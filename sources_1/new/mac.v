==> flow/design.v <==
`timescale 1ns / 1ps
module mac
#(parameter WIDTH = 36)
(
input [WIDTH-1:0] in_1,
input [WIDTH-1:0] in_2,
input [3:0] state,
input mac_reset,
input in_valid,
output reg out_valid,
output reg [WIDTH-1:0] out,
input clk, rst
    );
reg [WIDTH-1:0] product;
reg product_valid;    
always @ (posedge clk) begin
    if (rst ) begin
        out <= 0;
    end
    else begin
        if ( in_valid ) begin
            product <= in_1 * in_2;
        end
        if (product_valid) begin
            out <= product + out;
        end
        if ( mac_reset ) begin
            out <= 0;
        end
        product_valid <= in_valid;
        out_valid <= product_valid;    
    end
end      
endmodule
== Step by step through the tools: mac ==
What the tools print for mac, step after step.
Lines are those of the file above, counted from 1.
Cell names lack the library's common part.
A cell with -- has no value.

* Top module: mac
* Clock: clk
* Library: sky130hd
* Timing corner: tt_025C_1v80

== Elaborated design ==
Source: Yosys, flattened and elaborated, memories not mapped. Widths are those after wreduce. Registers that Yosys merges into a memory's read port (data or address) are not register bits. Print and check cells do not count. Equal cells are merged and count once.

* Word-level cells: 9
* Register bits after elaboration: 74
* Output and inout bits: 37
* Input port bits: 80

* Add/subtract/negate cells: 1
* Reduce/logical cells: 2
* Bitwise logic cells: 1
* Multiply operators: 1

{| class="wikitable"
|+ Operators by type and width
! kind !! number
|-
| multiplier 36 x 36 -> 36 bit || 1
|-
| adder 36 bit || 1
|-
| AND reduction 2 bit || 1
|-
| OR reduction 2 bit || 1
|-
| NOT 1 bit || 1
|}

== Depth ==
Depth = most cells in a row (Yosys ltp): at word level without a register or memory, in the mapped netlist without a sequential cell, where the memories' decode and read muxes count.

* Depth in word-level cells: 2
* ABC_AREA: 0
* Mapped depth: 28

== Netlist ==
The flow's flattened synthesis, as Yosys stat reports it; memories are mapped. The netlist is that of the ABC_AREA named above (0 if unset); the other value can give another one.
Totals and module areas in this step are rounded.

* Mapped cells: 2694
* Sequential part of the area: 1860 um2
* Mapped flip-flops: 74
* Mapped area: 24300 um2
* Buffers: 126

{| class="wikitable"
|+ Cell types
! cell !! number !! total area (um2)
|-
| fa_1 || 535 || 1.07E+04
|-
| inv_1 || 618 || 2.32E+03
|-
| and2_1 || 358 || 2.24E+03
|-
| ha_1 || 177 || 2.21E+03
|-
| nand2_1 || 346 || 1.3E+03
|-
| edfxtp_1 || 38 || 1.14E+03
|-
| xnor2_1 || 90 || 788.256
|-
| dfxtp_1 || 36 || 720.691
|-
| clkbuf_1 || 123 || 461.693
|-
| xor2_1 || 32 || 280.269
|-
| a21oi_1 || 53 || 265.254
|-
| a21o_1 || 34 || 255.245
|-
| nor2_1 || 58 || 217.709
|-
| mux2i_1 || 20 || 200.192
|-
| o21ai_0 || 36 || 180.173
|-
| nand3_1 || 18 || 90.086
|-
| o21a_1 || 9 || 67.565
|-
| o211ai_1 || 8 || 60.058
|}

Other cell types: 45; their cells: 105.

== Timing after synthesis ==
Path of least setup slack by OpenSTA after synthesis, without wires, with an ideal clock, recovery checks aside; 20% of the period is set as input and as output delay. Where synthesis merged equal registers, the netlist keeps one of their names.

* Kind: input port to flip-flop
* Start point: input port in_2[0]
* End point: register (no name shown)
* Arrival time: 9.069 ns
* Data required time: 10.440 ns
* Path buffers: 2
* Period: 10.7 ns
* Path delay: 7.189 ns
* Stages on the path: 27
* Library setup time: 0.260 ns
* Setup slack: 1.371 ns
* Synthesis period reached: 9.329 ns

"path delay" = arrival - input delay + setup time.
"stages on the path" counts driving pins, that of a launching flip-flop among them; a cell with two outputs on the path counts twice.
"synthesis period reached" is the clock period less the worst setup slack; recovery checks do not enter. This is arithmetic on one report: input and output delays are still those of the set period (20% each).
Between the ends stands the longest chain of elaborated cells between them, by number of cells; it is not shown to be the way that was timed. Of several equally long chains one is given.
A line is the first line of the expression or statement that the cell stems from. Yosys adds cells for indexed reads and writes and turns some case tables into memories.

* Cell sequence: clkbuf_1 -> clkbuf_1 -> nand2_1 -> fa_1 -> fa_1 -> inv_1 -> fa_1 -> inv_1 -> fa_1 -> inv_1 -> ha_1 -> fa_1 -> fa_1 -> inv_1 -> fa_1 -> inv_1 -> ha_1 -> a21oi_2 -> nand2_1 -> or3_4 -> or4_1 -> o31ai_2 -> o32ai_2 -> a221oi_4 -> o21ai_2 -> a311oi_2 -> xnor2_1
* Cells in the longest elaborated chain: 1

{| class="wikitable"
|+ Ends and longest elaborated chain, after synthesis
! item !! RTL line !! source
|-
| start: declaration || 6 || <nowiki>input [WIDTH-1:0] in_2,</nowiki>
|-
| multiplier 36 x 36 -> 36 bit || 22 ||
|-
| end: assignment || 22 ||
|-
| end: declaration || 14 ||
|}

== Timing after layout ==
From the final timing report of job 1: the path of least setup slack in the routed layout; clock arrival at registers is part of the times.

* Kind: input port to flip-flop
* Start point: input port in_1[9]
* End point: register (no name shown)
* Data required time: 11.66 ns
* Path buffers: 4
* Library setup time: 0.29 ns
* Period: 11.6 ns
* Setup slack: 1.03 ns
* Stages on the path: 29
* Arrival time: 10.62 ns

Between the ends stands the longest chain of elaborated cells between them, by number of cells; it is not shown to be the way that was timed. Of several equally long chains one is given.

* Cell sequence: dlygate4sd2_1 -> clkbuf_1 -> buf_6 -> nand2_1 -> fa_1 -> fa_1 -> inv_1 -> fa_1 -> inv_1 -> fa_1 -> inv_1 -> ha_1 -> fa_1 -> fa_1 -> inv_1 -> fa_1 -> inv_1 -> ha_1 -> a21oi_2 -> nand2_1 -> or3_4 -> or4_1 -> o31ai_2 -> o32ai_4 -> a221oi_4 -> buf_12 -> o21ai_2 -> a311oi_2 -> xnor2_1
* Cells in the longest elaborated chain: 1

{| class="wikitable"
|+ Ends and longest elaborated chain, after layout
! item !! RTL line !! source
|-
| start: declaration || 5 || <nowiki>input [WIDTH-1:0] in_1,</nowiki>
|-
| multiplier 36 x 36 -> 36 bit || 22 ||
|-
| end: assignment || 22 ||
|-
| end: declaration || 14 ||
|}

--- measured runs ---
Settings and measured results of 2 stored flow runs for module mac (sky130hd), not sorted in any way. The constraints put input and output delay at 20% of the set period each and load the outputs with 0.01 pF.
By "achieved period" is meant the clock period of the run minus its worst setup slack. This is arithmetic on one report: input and output delays are still those of the set period (20% each).
"critical path time" means the part of the period allowed to the worst setup path (the constraints hold back 20% at inputs and 20% at outputs) less its slack; where the path has registers, the arrival times of their clocks count too.
Results are given in rounded form.

=== Job 1 ===
{| class="wikitable"
! Setting !! Value
|-
| period_ns || 11.6
|-
| CORE_UTILIZATION || 21
|-
| SETUP_SLACK_MARGIN || 0.87
|-
| PLACE_DENSITY_LB_ADDON || 0.18
|-
| HOLD_SLACK_MARGIN || 0.3
|-
| CORE_ASPECT_RATIO || 0.6
|-
| CORE_MARGIN || 9
|-
| CELL_PAD_IN_SITES_GLOBAL_PLACEMENT || 3
|-
| CELL_PAD_IN_SITES_DETAIL_PLACEMENT || 1
|-
| GPL_TIMING_DRIVEN || 0
|-
| GPL_ROUTABILITY_DRIVEN || 1
|-
| SLEW_MARGIN || 10
|-
| MAX_ROUTING_LAYER || met5
|-
| CAP_MARGIN || 20
|-
! Result !! Value
|-
| Setup TNS || 0.000 ns
|-
| Full die area || 129000 um2
|-
| Smallest hold slack || 0.531 ns
|-
| Area of the synthesized netlist || 24300 um2
|-
| Worst slack on setup checks || 1.03 ns
|-
| Critical path time || 8.25 ns
|-
| Class of the worst setup path || input port to flip-flop
|-
| Standard-cell area after layout || 28000 um2
|-
| Final design utilization || 0.245
|-
| Achieved period || 10.568 ns
|}

=== Job 2 ===
{| class="wikitable"
! Setting !! Value
|-
| period_ns || 7.63
|-
| CAP_MARGIN || 20
|-
| CORE_MARGIN || 2
|-
| CORE_UTILIZATION || 40
|-
| SLEW_MARGIN || 20
|-
! Result !! Value
|-
| Setup TNS || -4.61 ns
|-
| Full die area || 62800 um2
|-
| Smallest hold slack || 0.504 ns
|-
| Area of the synthesized netlist || 24300 um2
|-
| Worst slack on setup checks || -0.585 ns
|-
| Critical path time || 6.69 ns
|-
| Class of the worst setup path || input port to flip-flop
|-
| Standard-cell area after layout || 30300 um2
|-
| Final design utilization || 0.503
|-
| Achieved period || 8.215 ns
|}
--- end ---
